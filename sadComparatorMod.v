==> flow/design.v <==
module sadComparatorMod( 
						input clk,
						input [23:0] sad,
						input [3:0] selROMa, selROMb,
						output [23:0] smallSAD, largeSAD,
						output [3:0] smallSADIndexA, smallSADIndexB, largeSADIndexA, largeSADIndexB
						);
	reg [23:0] smallSAD_reg = 8388607;
	reg [3:0] smallSADIndexA_reg;
	reg [3:0] smallSADIndexB_reg;
	always@(posedge clk)
		begin
			if(sad < smallSAD_reg)
				begin
					smallSAD_reg = sad;
					smallSADIndexA_reg = selROMa + 1;
					smallSADIndexB_reg = selROMb + 1;
				end
		end
	reg [23:0] largeSAD_reg = 0;
	reg [3:0] largeSADIndexA_reg;
	reg [3:0] largeSADIndexB_reg;
	always@(posedge clk)
		begin
			if(sad > largeSAD_reg)
				begin
					largeSAD_reg = sad;
					largeSADIndexA_reg = selROMa + 1;
					largeSADIndexB_reg = selROMb + 1;
				end
		end
	assign smallSAD = smallSAD_reg;
	assign largeSAD = largeSAD_reg;
	assign smallSADIndexA = smallSADIndexA_reg;
	assign smallSADIndexB = smallSADIndexB_reg;
	assign largeSADIndexA = largeSADIndexA_reg ; 
	assign largeSADIndexB = largeSADIndexB_reg; 
endmodule
# Reports on sadComparatorMod

The steps from the RTL of sadComparatorMod to its reports follow in flow order.
Line numbers count from 1 in the design file above.
Cell names lack the library's common part.
Not given: -

Top module: sadComparatorMod
Clock input: clk
Cell library: sky130hd
Library corner: tt_025C_1v80

# After elaboration

Yosys after proc, flatten, opt, wreduce and memory -nomap, before mapping. Enables and synchronous resets that opt folds into registers are not counted as muxes. Memory bits, and registers merged into a memory's read port (data or address), are not among the register bits. Print and check cells are not counted. Equal cells are merged and count once.

Cells after elaboration: 10
Output and inout port bits: 64
Register bits after elaboration: 64

Magnitude comparators: 2
Add/sub/neg operators: 2

Operator list:

| cell                                 | count |
| > comparator 24 bit                  | 1 |
| < comparator 24 bit                  | 1 |
| adder 4 x 1 -> 4 bit with constant B | 2 |

# Depth

Depth = most cells in a row (Yosys ltp): at word level without a register or memory, in the mapped netlist without a sequential cell, where the memories' decode and read muxes count.

Depth after elaboration: 1
ABC_AREA: 0
Mapped depth: 8
Mapped depth without buffers: 8

# Mapped cells and area

Source: synth_stat.txt of the flow (Yosys; design flattened, memories mapped). It holds for the ABC_AREA given above (unset counts as 0); a run with the other value may have another netlist.

Cells by type:

| cell     | count |
| edfxtp_1 | 64 |
| ha_1     | 49 |
| inv_1    | 50 |
| a21oi_1  | 21 |
| nand4_1  | 9 |
| a21o_1   | 5 |
| nand2_1  | 8 |
| o21ai_0  | 5 |
| nand3_1  | 4 |
| o21ai_1  | 4 |
| xnor2_1  | 2 |
| xor2_1   | 2 |
| a221oi_2 | 1 |
| nor2_1   | 4 |
| o211ai_1 | 2 |
| nand2b_4 | 1 |
| a211oi_2 | 1 |
| nor2b_1  | 2 |

Not listed: further types 5, cells in them 6.

Mapped cells: 240
Buffers: 0
Mapped area: 3175.5 um^2
Flip-flops: 64

# Path before layout

Source: OpenSTA report_checks on the synthesized netlist (no wires, ideal clock, input and output delay 20% of the period each), path of least setup slack; recovery checks are left aside. Register names are those of the netlist, which keeps one name where synthesis merged equal registers.

Kind: in2reg
Start point: in sad[3]
End point: reg smallSADIndexA_reg[0]
Data arrival time: 3.634 ns
Stages on the path: 6
Required time: 4.979 ns
Launch time at the first pin: 1.084 ns
Slack: 1.345 ns
Path delay: 2.991 ns
Period: 5.42 ns
External input delay: 1.084 ns
Synthesis period reached: 4.075 ns

"path delay" is the arrival time less input delay plus setup time.
"stages on the path" counts driving pins, that of a launching flip-flop among them; a cell with two outputs on the path counts twice.
"synthesis period reached" is the clock period less the worst setup slack; recovery checks do not enter. This is arithmetic on one report: input and output delays are still those of the set period (20% each).
Between the ends stands the longest chain of elaborated cells between them, by number of cells; it is not shown to be the way that was timed. Of several equally long chains one is given.
Each line given opens the expression or statement behind the cell; cells for indexed reads and writes are added by Yosys, which also makes memories of some case tables.

Cells stage by stage: ha_1 -> a211oi_2 -> o21ai_1 -> a221oi_2 -> o21ai_1 -> a31oi_1
Length of the longest elaborated chain: 1
Elaborated cells on any way between the ends: 1
Classes of those cells: 1 x compare

Ends and longest elaborated chain, after synthesis:

| item                | RTL line | source |
| from (decl)         | 3        | `input [23:0] sad,` |
| < comparator 24 bit | 13       | `if(sad < smallSAD_reg)` |
| to (assign)         | 16       | `smallSADIndexA_reg = selROMa + 1;` |
| to (decl)           | 9        | `reg [3:0] smallSADIndexA_reg;` |

# Path in the finished layout

From the final timing report of flow run 1: the path of least setup slack in the routed layout; clock arrival at registers is part of the times.

Kind: in2reg
Start point: in sad[19]
End point: reg largeSADIndexB_reg[1]
External input delay: 1.15 ns
Data arrival time: 3.91 ns
Launch time at the first pin: 1.15 ns
Stages on the path: 7
Period: 5.75 ns
Required time: 5.77 ns
Slack: 1.86 ns

Between the ends stands the longest chain of elaborated cells between them, by number of cells; it is not shown to be the way that was timed. Of several equally long chains one is given.

Cells stage by stage: clkdlybuf4s50_1 -> ha_1 -> nand4_1 -> nor4_1 -> a21oi_1 -> a21oi_4 -> buf_4
Length of the longest elaborated chain: 1
Elaborated cells on any way between the ends: 1
Classes of those cells: 1 x compare

Ends and longest elaborated chain, post-layout:

| item                | RTL line | source |
| from (decl)         | 3        | `input [23:0] sad,` |
| > comparator 24 bit | 25       | `if(sad > largeSAD_reg)` |
| to (assign)         | 29       | `largeSADIndexB_reg = selROMb + 1;` |
| to (decl)           | 22       | `reg [3:0] largeSADIndexB_reg;` |

Appendix: measured runs

Measured results for sadComparatorMod: 2 stored runs of the Yosys and OpenROAD flow on sky130hd. The settings differ; the order carries no meaning. The constraints put input and output delay at 20% of the set period each and load the outputs with 0.01 pF.
"time on the worst setup path" is the time allowed to the run's worst setup path (the clock period less input and output delay, where it has them) less its slack. Clock arrival times count: a late capture clock shortens it, a late launch clock lengthens it.
Among the settings, - means not set for that run.
Results: - = not shown.

| name                                      | flow run 1 | flow run 2 |
| period_ns                                 | 5.75       | 4.33       |
| CORE_UTILIZATION                          | 22         | 54         |
| SETUP_SLACK_MARGIN                        | 0.88       | -0.15      |
| PLACE_DENSITY_LB_ADDON                    | 0.24       | 0.09       |
| CORE_MARGIN                               | 9          | 2          |
| TNS_END_PERCENT                           | 35         | -          |
| GPL_TIMING_DRIVEN                         | 1          | -          |
| CAP_MARGIN                                | 20         | 20         |
| SLEW_MARGIN                               | 20         | 20         |
| CELL_PAD_IN_SITES_GLOBAL_PLACEMENT        | -          | 2          |
| CELL_PAD_IN_SITES_DETAIL_PLACEMENT        | -          | 0          |
| CTS_CLUSTER_SIZE                          | -          | 98         |
| standard-cell area after routing (um^2)   | 4677.0     | -          |
| time on the worst setup path (ns)         | 2.74       | -          |
| critical path type                        | in2reg     | -          |
| total negative slack on setup checks (ns) | 0.000      | -          |
| area of the die (um^2)                    | 19082.7    | -          |
| chip area after synthesis (Yosys) (um^2)  | 3175.5     | -          |
| worst slack on setup checks (ns)          | 1.864      | -          |

Flow run 2: no results, placement failed with FLW-0024
